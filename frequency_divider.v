==> flow/design.v <==
`timescale 1ns / 1ps
module frequency_divider(
clk_out,  
	clk_ctl,  
	clk,  
	rst_n  
    );
output reg clk_out;  
	output reg [1:0] clk_ctl;  
	input clk;  
	input rst_n;  
	reg [14:0] cnt_l;  
	reg [6:0] cnt_h;  
	reg [25-1:0] cnt_tmp;  
	always @(clk_out or cnt_h or clk_ctl or cnt_l)
		cnt_tmp = {clk_out,cnt_h,clk_ctl,cnt_l} + 1'b1;
	always @(posedge clk or negedge rst_n)
		if (~rst_n) {clk_out, cnt_h, clk_ctl, cnt_l}<=25'd0;
		else {clk_out,cnt_h, clk_ctl, cnt_l}<=cnt_tmp;
endmodule
From RTL to reports: frequency_divider
What the tools print for frequency_divider, step after step.
Lines are those of the file above, counted from 1.
Operators carry their Yosys type and port widths (W data, S select, Z words).
Cell names lack the library's common part.
A cell with - has no value.
- top module: frequency_divider
- clock port: clk
- cell library: sky130hd
- library corner: tt_025C_1v80

Elaborated design
Source: Yosys, flattened and elaborated, memories not mapped. Widths are those after wreduce; folded enables and synchronous resets count as part of the registers. Registers that Yosys merges into a memory's read port (data or address) are not register bits. Print and check cells do not count. Equal cells are merged and count once.
- divide/modulo/power cells: 0
- mux-type cells: 0
- reduce/logical cells: 0
- multipliers at 0
- $add $sub $neg: 1
- magnitude comparators at 0
- noted bitwise gates (word level): 0
- equal/unequal tests at 0
- noted shift-type cells: 0
- operators with widths (cell ; count):
    $add A25 B1 Y25 const B ; 1
- noted word-level cells: 5
- bits in registers: 25
- word width x clocked read ports: 0
- output and inout bits: 3
- bits in read-only memories at 0
- latch bits at 0
- bits in writable memories: 0
- input bits at 2
- memories at 0

Longest topological paths
Longest topological path by Yosys (ltp), each cell counted once; first at word level (registers and memories cut), then after technology mapping (sequential cells cut; the memories' decode and read muxes count).
- depth in word-level cells: 1
- ABC_AREA at 1
- depth in mapped cells: 8
- noted depth with buffers taken out: 8

Mapped cells and area
The flow's flattened synthesis, as Yosys stat reports it; memories are mapped. The netlist is that of the ABC_AREA named above (0 if unset); the other value can give another one.
The area totals of this step are shown rounded.
- cell types (cell type ; count ; total area (µm²)):
    dfrtp_1 ; 25 ; 625.6
    nand2_1 ; 49 ; 183.926
    xor2_1 ; 9 ; 78.826
    nor2_1 ; 18 ; 67.565
    nor2_4 ; 5 ; 56.304
    nand3b_1 ; 7 ; 52.55
    xnor2_1 ; 5 ; 43.792
    inv_1 ; 10 ; 37.536
    nand2_2 ; 5 ; 31.28
    nand3_1 ; 6 ; 30.029
    nor2_8 ; 1 ; 20.019
    xor2_2 ; 1 ; 16.266
    ha_1 ; 1 ; 12.512
    nor2_2 ; 2 ; 12.512
    nand2_4 ; 1 ; 11.261
    and2_1 ; 1 ; 6.256
    nor2b_1 ; 1 ; 6.256
- noted chip area (Yosys): 1290 µm²
- buffer cells: 0
- sequential area: 626 µm²
- flip-flop cells: 25
- mapped cells at 147

Path before layout
Source: OpenSTA report_checks on the synthesized netlist (no wires, ideal clock, input and output delay 20% of the period each), path of least setup slack; recovery checks are left aside. Register names are those of the netlist, which keeps one name where synthesis merged equal registers.
- path kind: register to register
- start point: register cnt_l[0]
- end point: register clk_out
- period: 1570 ps
- noted library setup time: 117 ps
- arrival time at 1136 ps
- slack: 318 ps
- data required time at 1453 ps
- path buffers: 0
- stages on the path at 9
- time at the first pin: 0 ps
- delay of the path: 1253 ps
- period reached after synthesis: 1252 ps
"delay of the path" is the arrival time less input delay plus setup time.
"stages on the path": output pins that drive a net of the path, with the launching flip-flop's if there is one; two outputs of one cell count as two.
"period reached after synthesis" = period - worst setup slack (recovery checks aside). The figure is calculated, with input and output delays left at 20% of the set period.
Between the ends stands the longest chain of elaborated cells between them, by number of cells; it is not shown to be the way that was timed. Of several equally long chains one is given.
A line is the first line of the expression or statement that the cell stems from. Yosys adds cells for indexed reads and writes and turns some case tables into memories.
- cells stage by stage: dfrtp_1 > ha_1 > nand2_2 > nor2_4 > nand2_4 > nor2_8 > nand2_1 > nand2_1 > nand2_1
- noted length of the longest elaborated chain: 1
- elaborated cells between the ends (all ways) at 1
- noted source lines of those cells: 1
- those cells by class: add/sub: 1
- RTL lines, path post-synthesis (item ; line ; source):
    start, declared ; 12 ; reg [14:0] cnt_l;
    $add A25 B1 Y25 ; 16 ; cnt_tmp = {clk_out,cnt_h,clk_ctl,cnt_l} + 1'b1;
    end, declared ; 8 ; output reg clk_out;

Timing after layout
From the final timing report of run 1: the path of least setup slack in the routed layout; clock arrival at registers is part of the times.
The report prints the path's times to 10 ps; the period is as set.
- path kind: register to register
- start point: register cnt_l[0]
- end point: register clk_out
- slack: 80 ps
- stages on the path at 9
- noted library setup time: 90 ps
- time at the first pin: 310 ps
- arrival time at 1550 ps
- period: 1410 ps
- path buffers: 0
- data required time at 1630 ps
Between the ends stands the longest chain of elaborated cells between them, by number of cells; it is not shown to be the way that was timed. Of several equally long chains one is given.
- cells stage by stage: dfrtp_1 > ha_2 > nand2_2 > nor2_4 > nand2_4 > nor2_8 > nand2_2 > nand2_2 > nand2_1
- noted length of the longest elaborated chain: 1
- elaborated cells between the ends (all ways) at 1
- noted source lines of those cells: 1
- those cells by class: add/sub: 1
- RTL lines, path after layout (item ; line ; source):
    start, declared ; 12 ; reg [14:0] cnt_l;
    $add A25 B1 Y25 ; 16 ; cnt_tmp = {clk_out,cnt_h,clk_ctl,cnt_l} + 1'b1;
    end, declared ; 8 ; output reg clk_out;

Below are 2 stored runs of the flow (Yosys, OpenROAD; platform sky130hd) on frequency_divider, each with its settings and what was measured, unordered. Constraints: input delay and output delay 20% of the set period each, output load 0.01 pF.
"clock period reached" is the run's clock period less its worst setup slack. It is reckoned from that one timing run; input and output delays stay at 20% of the period that was set.
"worst path time": the worst setup path's part of the clock period (all of it between registers, 20% less for each end at a port) less its slack. A launch clock that arrives late makes it longer, a capture clock that arrives late makes it shorter.
"worst path time" is given in steps of 10 ps.
The measured numbers are rounded.

Run 1

==> flow/run.sh <==
#!/bin/bash
# the make line also repeats the synthesis and layout settings of config.mk as NAME=value (left out here)
make -C /OpenROAD-flow-scripts/flow DESIGN_CONFIG=/design/flow/config.mk WORK_HOME=/design/flow/orfs CLKGATE_MAP_FILE= finish
==> flow/config.mk <==
export PLATFORM = sky130hd
export DESIGN_NAME = frequency_divider
export DESIGN_NICKNAME = frequency_divider
export VERILOG_FILES = /design/flow/design.v
export SDC_FILE = /design/flow/constraint.sdc
export NUM_CORES = 4
export LEC_CHECK = 0
export ABC_AREA = 1
export CAP_MARGIN = 20
export CELL_PAD_IN_SITES_GLOBAL_PLACEMENT = 1
export CORE_ASPECT_RATIO = 1.19
export CORE_MARGIN = 5
export CORE_UTILIZATION = 51
export CTS_CLUSTER_DIAMETER = 251
export CTS_CLUSTER_SIZE = 31
export GPL_ROUTABILITY_DRIVEN = 1
export MIN_ROUTING_LAYER = met2
export PLACE_DENSITY_LB_ADDON = 0.11
export SLEW_MARGIN = 20
export TNS_END_PERCENT = 95
==> flow/constraint.sdc <==
create_clock -name core_clock -period 1.41 [get_ports {clk}]
set_input_delay 0.2820 -clock core_clock [delete_from_list [all_inputs] [get_ports {clk}]]
set_output_delay 0.2820 -clock core_clock [all_outputs]
set_load 0.01 [all_outputs]

Measured in run 1:
- noted the clock period reached: 1333 ps
- standard-cell area after routing at 1470 µm²
- noted the total negative slack: 0 ps
- worst path time: 1330 ps
- worst setup path kind: register to register
- setup slack of the worst path: 77 ps
- synthesized cell area: 1290 µm²
- noted the die outline area: 3640 µm²

Run 2

==> flow/run.sh <==
#!/bin/bash
# the make line also repeats the synthesis and layout settings of config.mk as NAME=value (left out here)
make -C /OpenROAD-flow-scripts/flow DESIGN_CONFIG=/design/flow/config.mk WORK_HOME=/design/flow/orfs CLKGATE_MAP_FILE= finish
==> flow/config.mk <==
export PLATFORM = sky130hd
export DESIGN_NAME = frequency_divider
export DESIGN_NICKNAME = frequency_divider
export VERILOG_FILES = /design/flow/design.v
export SDC_FILE = /design/flow/constraint.sdc
export NUM_CORES = 4
export LEC_CHECK = 0
export CAP_MARGIN = 20
export CORE_MARGIN = 2
export CORE_UTILIZATION = 67
export HOLD_SLACK_MARGIN = 0.15
export MAX_ROUTING_LAYER = met5
export MIN_ROUTING_LAYER = met1
export PLACE_DENSITY_LB_ADDON = 0.13
export SLEW_MARGIN = 20
export TNS_END_PERCENT = 25
==> flow/constraint.sdc <==
create_clock -name core_clock -period 2.72 [get_ports {clk}]
set_input_delay 0.5440 -clock core_clock [delete_from_list [all_inputs] [get_ports {clk}]]
set_output_delay 0.5440 -clock core_clock [all_outputs]
set_load 0.01 [all_outputs]

Measured in run 2:
- noted the clock period reached: 1887 ps
- standard-cell area after routing at 1200 µm²
- noted the total negative slack: 0 ps
- worst path time: 1340 ps
- worst setup path kind: register to output
- setup slack of the worst path: 833 ps
- synthesized cell area: 1110 µm²
- noted the die outline area: 1990 µm²
